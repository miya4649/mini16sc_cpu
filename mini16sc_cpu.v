==> flow/design.v <==
module mini16sc_cpu
  #(
    parameter WIDTH_I = 16,
    parameter WIDTH_D = 16,
    parameter DEPTH_I = 8,
    parameter DEPTH_D = 8,
    parameter DEPTH_REG = 5
    )
  (
   input                    clk,
   input                    reset,
   input                    soft_reset,
   output reg [DEPTH_I-1:0] mem_i_r_addr,
   input [WIDTH_I-1:0]      mem_i_r_data,
   output reg [DEPTH_D-1:0] mem_d_r_addr,
   input [WIDTH_D-1:0]      mem_d_r_data,
   output reg [DEPTH_D-1:0] mem_d_w_addr,
   output reg [WIDTH_D-1:0] mem_d_w_data,
   output reg               mem_d_we
   );
  localparam TRUE = 1'b1;
  localparam FALSE = 1'b0;
  localparam ONE = 1'd1;
  localparam ZERO = 1'd0;
  localparam FFFF = {WIDTH_D{1'b1}};
  localparam SHIFT_BITS = $clog2(WIDTH_D);
  localparam DEPTH_OPERAND = 5;
  localparam MUL_DELAY = 3;
  localparam BL_OFFSET = 1'd1;
  localparam I_NOP  = 5'h00;
  localparam I_ST   = 5'h01;
  localparam I_MVC  = 5'h02;
  localparam I_BA   = 5'h03;
  localparam I_BC   = 5'h04;
  localparam I_MUL  = 5'h05;
  localparam I_SR   = 5'h06;
  localparam I_SL   = 5'h07;
  localparam I_SRA  = 5'h08;
  localparam I_ADD  = 5'h10;
  localparam I_SUB  = 5'h11;
  localparam I_AND  = 5'h12;
  localparam I_OR   = 5'h13;
  localparam I_XOR  = 5'h14;
  localparam I_MV   = 5'h15;
  localparam I_MVIL = 5'h16;
  localparam I_MVS  = 5'h17;
  localparam I_BL   = 5'h18;
  localparam I_LD   = 5'h19;
  localparam I_CNZ  = 5'h1a;
  localparam I_CNM  = 5'h1b;
  localparam SP_REG_MVC = 0;
  localparam SP_REG_MVIL = 1;
  reg [WIDTH_I-1:0]        inst;
  wire [DEPTH_OPERAND-1:0] ol_d;
  wire [DEPTH_OPERAND-1:0] ol_a;
  wire [10:0]              im_l;
  wire                     is_im;
  wire [4:0]               op;
  reg                      do_jump;
  reg [DEPTH_I-1:0]        jump_addr;
  reg [WIDTH_D-1:0]        reg_data_w;
  reg [WIDTH_D-1:0]        reg_data_r_d;
  reg [WIDTH_D-1:0]        reg_data_r_a;
  wire [WIDTH_D-1:0]       reg_addr_a;
  reg [DEPTH_REG-1:0]      reg_addr_w;
  reg                      reg_we;
  reg [WIDTH_D-1:0]        alu_din_d,  alu_din_a;
  reg [WIDTH_D-1:0]        result_sl,  sl_pd,  sl_pa,  sl_b;
  reg [WIDTH_D-1:0]        result_sr,  sr_pd,  sr_pa,  sr_b;
  reg [WIDTH_D-1:0]        result_sra, sra_pd, sra_pa, sra_b;
  reg [WIDTH_D-1:0]        result_mul, mul_pd, mul_pa;
  reg [WIDTH_D-1:0]        mul_b [0:MUL_DELAY];
  reg [WIDTH_D-1:0]        regfile [0:(1<<DEPTH_REG)-1];
  reg [WIDTH_D-1:0]        reg_sp [0:3];
  reg                      reg_a_nz;
  reg                      reg_a_nm;
  integer                  i;
  assign ol_d = inst[15:11];
  assign ol_a = inst[10:6];
  assign is_im = inst[5];
  assign op = inst[4:0];
  assign im_l = inst[15:5];
  always @*
  begin
    reg_data_r_d = regfile[ol_d];
    reg_data_r_a = regfile[ol_a];
    reg_a_nz = (reg_data_r_a != ZERO);
    reg_a_nm = (reg_data_r_a[WIDTH_D-1] == 1'b0);
    case (op)
      I_MVC:   reg_addr_w = SP_REG_MVC;
      I_MVIL:  reg_addr_w = SP_REG_MVIL;
      default: reg_addr_w = ol_d;
    endcase
    if ((op[4] == TRUE) || ((op == I_MVC) && (reg_a_nz == TRUE)))
      reg_we = TRUE;
    else
      reg_we = FALSE;
    if ((op == I_BA) || ((op == I_BC) && (reg_data_r_d != ZERO)) || (op == I_BL))
    begin
      do_jump = TRUE;
      jump_addr = reg_data_r_a;
    end
    else
    begin
      do_jump = FALSE;
      jump_addr = ZERO;
    end
    alu_din_d = reg_data_r_d;
    if (is_im == TRUE)
      alu_din_a = $signed(ol_a);
    else
      alu_din_a = reg_data_r_a;
    case (op)
      I_ADD: reg_data_w = alu_din_d + alu_din_a;
      I_SUB: reg_data_w = alu_din_d - alu_din_a;
      I_AND: reg_data_w = alu_din_d & alu_din_a;
      I_OR:  reg_data_w = alu_din_d | alu_din_a;
      I_XOR: reg_data_w = alu_din_d ^ alu_din_a;
      I_MV:  reg_data_w = alu_din_a;
      I_MVC: reg_data_w = alu_din_d;
      I_MVS: reg_data_w = reg_sp[alu_din_a];
      I_BL:  reg_data_w = mem_i_r_addr + BL_OFFSET;
      I_LD:  reg_data_w = mem_d_r_data;
      I_MVIL: reg_data_w = im_l;
      I_CNZ:
        begin
          if (reg_a_nz == TRUE)
            reg_data_w = {WIDTH_D{TRUE}};
          else
            reg_data_w = {WIDTH_D{FALSE}};
        end
      I_CNM:
        begin
          if (reg_a_nm == TRUE)
            reg_data_w = {WIDTH_D{TRUE}};
          else
            reg_data_w = {WIDTH_D{FALSE}};
        end
      default: reg_data_w = ZERO;
    endcase
  end
  always @(posedge clk)
  begin
    if (reg_we == 1'b1)
    begin
      regfile[reg_addr_w] <= reg_data_w;
    end
    if (reset == TRUE)
    begin
      mem_i_r_addr <= ZERO;
    end
    else
    begin
      if (soft_reset == TRUE)
      begin
        mem_i_r_addr <= ZERO;
      end
      else
      begin
        if (do_jump == TRUE)
        begin
          mem_i_r_addr <= jump_addr;
        end
        else
        begin
          mem_i_r_addr <= mem_i_r_addr + ONE;
        end
      end
    end
    if (reset == TRUE)
      inst <= ZERO;
    else
      inst <= mem_i_r_data;
    if (op == I_LD)
      mem_d_r_addr <= reg_data_r_a;
    if (op == I_ST)
      mem_d_w_addr <= reg_data_r_d;
    if (op == I_ST)
      mem_d_w_data <= alu_din_a;
    if (op == I_ST)
      mem_d_we <= TRUE;
    else
      mem_d_we <= FALSE;
    if (op == I_MUL)
    begin
      mul_pd <= alu_din_d;
      mul_pa <= alu_din_a;
    end
    mul_b[0] <= mul_pd * mul_pa;
    for (i = 0; i < MUL_DELAY; i = i + 1)
    begin: gen_mul_b
      mul_b[i + 1] <= mul_b[i];
    end
    reg_sp[3] <= mul_b[MUL_DELAY];
    if (op == I_SL)
    begin
      sl_pd <= alu_din_d;
      sl_pa <= alu_din_a;
    end
    sl_b <= sl_pd << sl_pa;
    reg_sp[0] <= sl_b;
    if (op == I_SR)
    begin
      sr_pd <= alu_din_d;
      sr_pa <= alu_din_a;
    end
    sr_b <= sr_pd >> sr_pa;
    reg_sp[1] <= sr_b;
    if (op == I_SRA)
    begin
      sra_pd <= alu_din_d;
      sra_pa <= alu_din_a;
    end
    sra_b <= $signed(sra_pd) >>> sra_pa;
    reg_sp[2] <= sra_b;
  end
endmodule
---- Step by step through the tools: mini16sc_cpu ----
Tool output for the design above, in the order of the flow.
Lines are those of the file above, counted from 1.
Operators: Yosys type, input widths -> output width; for muxes data width and select width s.
Not given: n/a
set-up
  design top .............................. mini16sc_cpu
  clock ................................... clk
  library ................................. sky130hd
  corner .................................. tt_025C_1v80

---- Word level ----
Source: Yosys, flattened and elaborated. Widths are those after wreduce. Print and check cells do not count.
Yosys's memory passes give these memory sizes; they may raise the number of words (mostly to a power of two), join words into wider ones and drop unused or constant bits.
bit counts
  flip-flop bits (word level) ............. 361
  memory bits (writable) .................. 512
  clocked read ports x word width ......... 32
  memory cells ............................ 1
  output and inout port bits .............. 41
  elaborated cells ........................ 85
memories
  name     words  bits a word  rd ports  write ports  RTL line  source
  regfile  32     16           2         1            73        reg [WIDTH_D-1:0]        regfile [0:(1<<DEPTH_REG)-1];
operators by class
  add/subtract/negate cells ............... 4
  multipliers ............................. 1
  equality and inequality tests ........... 23
  shift-type cells ........................ 3
  multiplexer cells ....................... 16
  bitwise gates (word level) .............. 3
  reduce/logical cells .................... 9
operators by type and width
  kind                 count
  $mul 16x16->16       1
  $pmux 16 s13         1
  $pmux 16 s4          1
  $mux 16              4
  $eq 5x5->1 const B   12
  $reduce_bool 16->1   2
  $eq 5x3->1 const B   4
  $add 16x16->16       1
  $sub 16x16->16       1
  $and 16x16->16       1
  $or 16x16->16        1
  $xor 16x16->16       1
  $shl 16x16->16       1
  $shr 16x16->16       1
  $sshr 16x16->16      1
  $mux 8               2
  $mux 5               3
  $eq 5x2->1 const B   2
  $pmux 5 s2           1
  $add 8x1->9 const B  1
  $add 8x1->8 const B  1
  $eq 5x1->1 const B   1
  $eq 5x4->1 const B   1
  $eq 2x2->1 const B   2
  $mux 1               4
  $logic_or 1x1->1     3
  $logic_and 1x1->1    2
  $eq 2x1->1 const B   1
Other operator kinds: 2; their cells: 2.

---- Logic depth ----
Yosys ltp: most cells in a row. Word level: on the elaborated netlist, between registers, memories and ports. Mapped: between sequential cells and ports; inverters and the memories' decode and read muxes count.
logic depth
  depth in word-level cells ............... 6
  ABC_AREA ................................ 0
  gate-level depth with buffers ........... 24
  gate-level depth less buffers ........... 22

---- Synthesis result ----
The flow's flattened synthesis, as Yosys stat reports it; memories are mapped. The netlist is that of the ABC_AREA named above (0 if unset); the other value can give another one.
synthesis totals
  cells in the netlist .................... 2917
  cell area after synthesis ............... 42363.1 um^2
  sequential part of the area ............. 24203.2 um^2
  flip-flop cells ......................... 873
cell types
  cell type                  count
  sky130_fd_sc_hd__edfxtp_1  672
  sky130_fd_sc_hd__mux4_2    252
  sky130_fd_sc_hd__dfxtp_1   201
  sky130_fd_sc_hd__fa_1      81
  sky130_fd_sc_hd__mux2i_1   144
  sky130_fd_sc_hd__ha_1      102
  sky130_fd_sc_hd__nand2_1   212
  sky130_fd_sc_hd__inv_1     162
  sky130_fd_sc_hd__nor2_1    146
  sky130_fd_sc_hd__xnor2_1   58
  sky130_fd_sc_hd__a21oi_1   100
  sky130_fd_sc_hd__and2_1    76
  sky130_fd_sc_hd__clkbuf_1  106
  sky130_fd_sc_hd__a22oi_1   52
  sky130_fd_sc_hd__mux2_2    31
  sky130_fd_sc_hd__o21ai_0   54
  sky130_fd_sc_hd__nor2b_1   40
  sky130_fd_sc_hd__a222oi_1  23
Other cell types: 57; their cells: 405.

---- Path before layout ----
OpenSTA on the mapped netlist: ideal clock, no wires. The path of least setup slack (recovery checks aside). Input and output delay are each 20% of the period. Register names are those of the netlist, which keeps one name where synthesis merged equal registers.
path after synthesis
  kind .................................... register to register
  from .................................... reg inst[11]
  to ...................................... mem regfile[0][11]
  clock period ............................ 7.74 ns
  setup time .............................. 0.615 ns
  time at the first pin ................... 0.000 ns
  arrival ................................. 5.968 ns
  slack ................................... 1.156 ns
  delay of the path ....................... 6.583 ns
  stages .................................. 13
  synthesis period reached ................ 6.584 ns
"delay of the path" = arrival - input delay + setup time.
"stages" counts driving pins, that of a launching flip-flop among them; a cell with two outputs on the path counts twice.
"synthesis period reached" = period - worst setup slack (recovery checks aside). The figure is calculated, with input and output delays left at 20% of the set period.
on the way, after synthesis
  cells stage by stage .................... sky130_fd_sc_hd__dfxtp_1 -> sky130_fd_sc_hd__buf_2 -> sky130_fd_sc_hd__buf_2 -> sky130_fd_sc_hd__buf_1 -> sky130_fd_sc_hd__mux4_2 -> sky130_fd_sc_hd__mux4_2 -> sky130_fd_sc_hd__mux2_2 -> sky130_fd_sc_hd__ha_1 -> sky130_fd_sc_hd__nor2b_1 -> sky130_fd_sc_hd__o31a_1 -> sky130_fd_sc_hd__o211ai_1 -> sky130_fd_sc_hd__a311oi_1 -> sky130_fd_sc_hd__o311ai_0
RTL lines, path after synthesis
  what                RTL line  source
  start: declaration  53        reg [WIDTH_I-1:0]        inst;
  start: assignment   171       inst <= ZERO;
  start: assignment   173       inst <= mem_i_r_data;
  end: declaration    73        reg [WIDTH_D-1:0]        regfile [0:(1<<DEPTH_REG)-1];
Chain of elaborated cells between the ends: none given.
Some nets on the timed path still bear RTL names; the line given drives or declares the net.
nets with RTL names, path after synthesis
  net           RTL line  source
  alu_din_d[1]  67        reg [WIDTH_D-1:0]        alu_din_d,  alu_din_a;

---- Path in the finished layout ----
From the final timing report of entry A: the path of least setup slack in the routed layout; clock arrival at registers is part of the times.
path after layout
  kind .................................... register to register
  from .................................... reg inst[6]
  to ...................................... mem regfile[13][15]
  clock period ............................ 4.43 ns
  setup time .............................. 0.24 ns
  time at the first pin ................... 0.72 ns
  arrival ................................. 5.58 ns
  slack ................................... -0.70 ns
  stages .................................. 22
on the way, after layout
  cells stage by stage .................... sky130_fd_sc_hd__dfxtp_4 -> sky130_fd_sc_hd__buf_12 -> sky130_fd_sc_hd__buf_8 -> sky130_fd_sc_hd__mux4_2 -> sky130_fd_sc_hd__a22o_1 -> sky130_fd_sc_hd__a221oi_2 -> sky130_fd_sc_hd__a41o_2 -> sky130_fd_sc_hd__and2_4 -> sky130_fd_sc_hd__and4_4 -> sky130_fd_sc_hd__nor2_2 -> sky130_fd_sc_hd__xnor2_1 -> sky130_fd_sc_hd__ha_2 -> sky130_fd_sc_hd__or3_4 -> sky130_fd_sc_hd__o211ai_1 -> sky130_fd_sc_hd__buf_4 -> sky130_fd_sc_hd__a311oi_4 -> sky130_fd_sc_hd__a221oi_2 -> sky130_fd_sc_hd__xnor2_2 -> sky130_fd_sc_hd__and3_1 -> sky130_fd_sc_hd__mux2i_2 -> sky130_fd_sc_hd__o2111ai_4 -> sky130_fd_sc_hd__clkbuf_16
RTL lines, path after layout
  what                RTL line  source
  start: declaration  53        reg [WIDTH_I-1:0]        inst;
  start: assignment   171       inst <= ZERO;
  start: assignment   173       inst <= mem_i_r_data;
  end: declaration    73        reg [WIDTH_D-1:0]        regfile [0:(1<<DEPTH_REG)-1];
Chain of elaborated cells between the ends: none given.
Some nets on the timed path still bear RTL names; the line given drives or declares the net.
nets with RTL names, path after layout
  net             RTL line  source
  reg_data_w[15]  113       case (op)

==> results <==
Module mini16sc_cpu, platform sky130hd: 2 stored runs of the flow (Yosys, OpenROAD) with differing settings, in no particular order. Input and output delays are each 20% of the period that was set; the output load is 0.01 pF.

---- entry A ----
settings
  period_ns = 4.43
  CORE_UTILIZATION = 33
  CELL_PAD_IN_SITES_GLOBAL_PLACEMENT = 1
  GPL_ROUTABILITY_DRIVEN = 1
  CTS_CLUSTER_DIAMETER = 254
  SLEW_MARGIN = 0
  CAP_MARGIN = 20
  CORE_MARGIN = 2
results
  area of the die ......................... 131254.0 um^2
  standard-cell area after routing ........ 53403.7 um^2
  worst setup slack after layout .......... -0.696 ns
  summed negative setup slack ............. -130.507 ns
  chip area after synthesis (Yosys) ....... 42363.1 um^2
  utilization after routing ............... 41.9 %

---- entry B ----
settings
  period_ns = 4.67
  CORE_UTILIZATION = 28
  SETUP_SLACK_MARGIN = 0.62
  PLACE_DENSITY_LB_ADDON = 0.25
  HOLD_SLACK_MARGIN = 0.22
  CORE_ASPECT_RATIO = 1.34
  CELL_PAD_IN_SITES_DETAIL_PLACEMENT = 2
  GPL_TIMING_DRIVEN = 0
  SLEW_MARGIN = 35
  CAP_MARGIN = 20
  CORE_MARGIN = 2
results
  worst setup slack after layout .......... -1.378 ns
  chip area after synthesis (Yosys) ....... 42363.1 um^2
  area of the die ......................... 154459.0 um^2
  standard-cell area after routing ........ 53691.5 um^2
  utilization after routing ............... 35.7 %
  summed negative setup slack ............. -472.214 ns
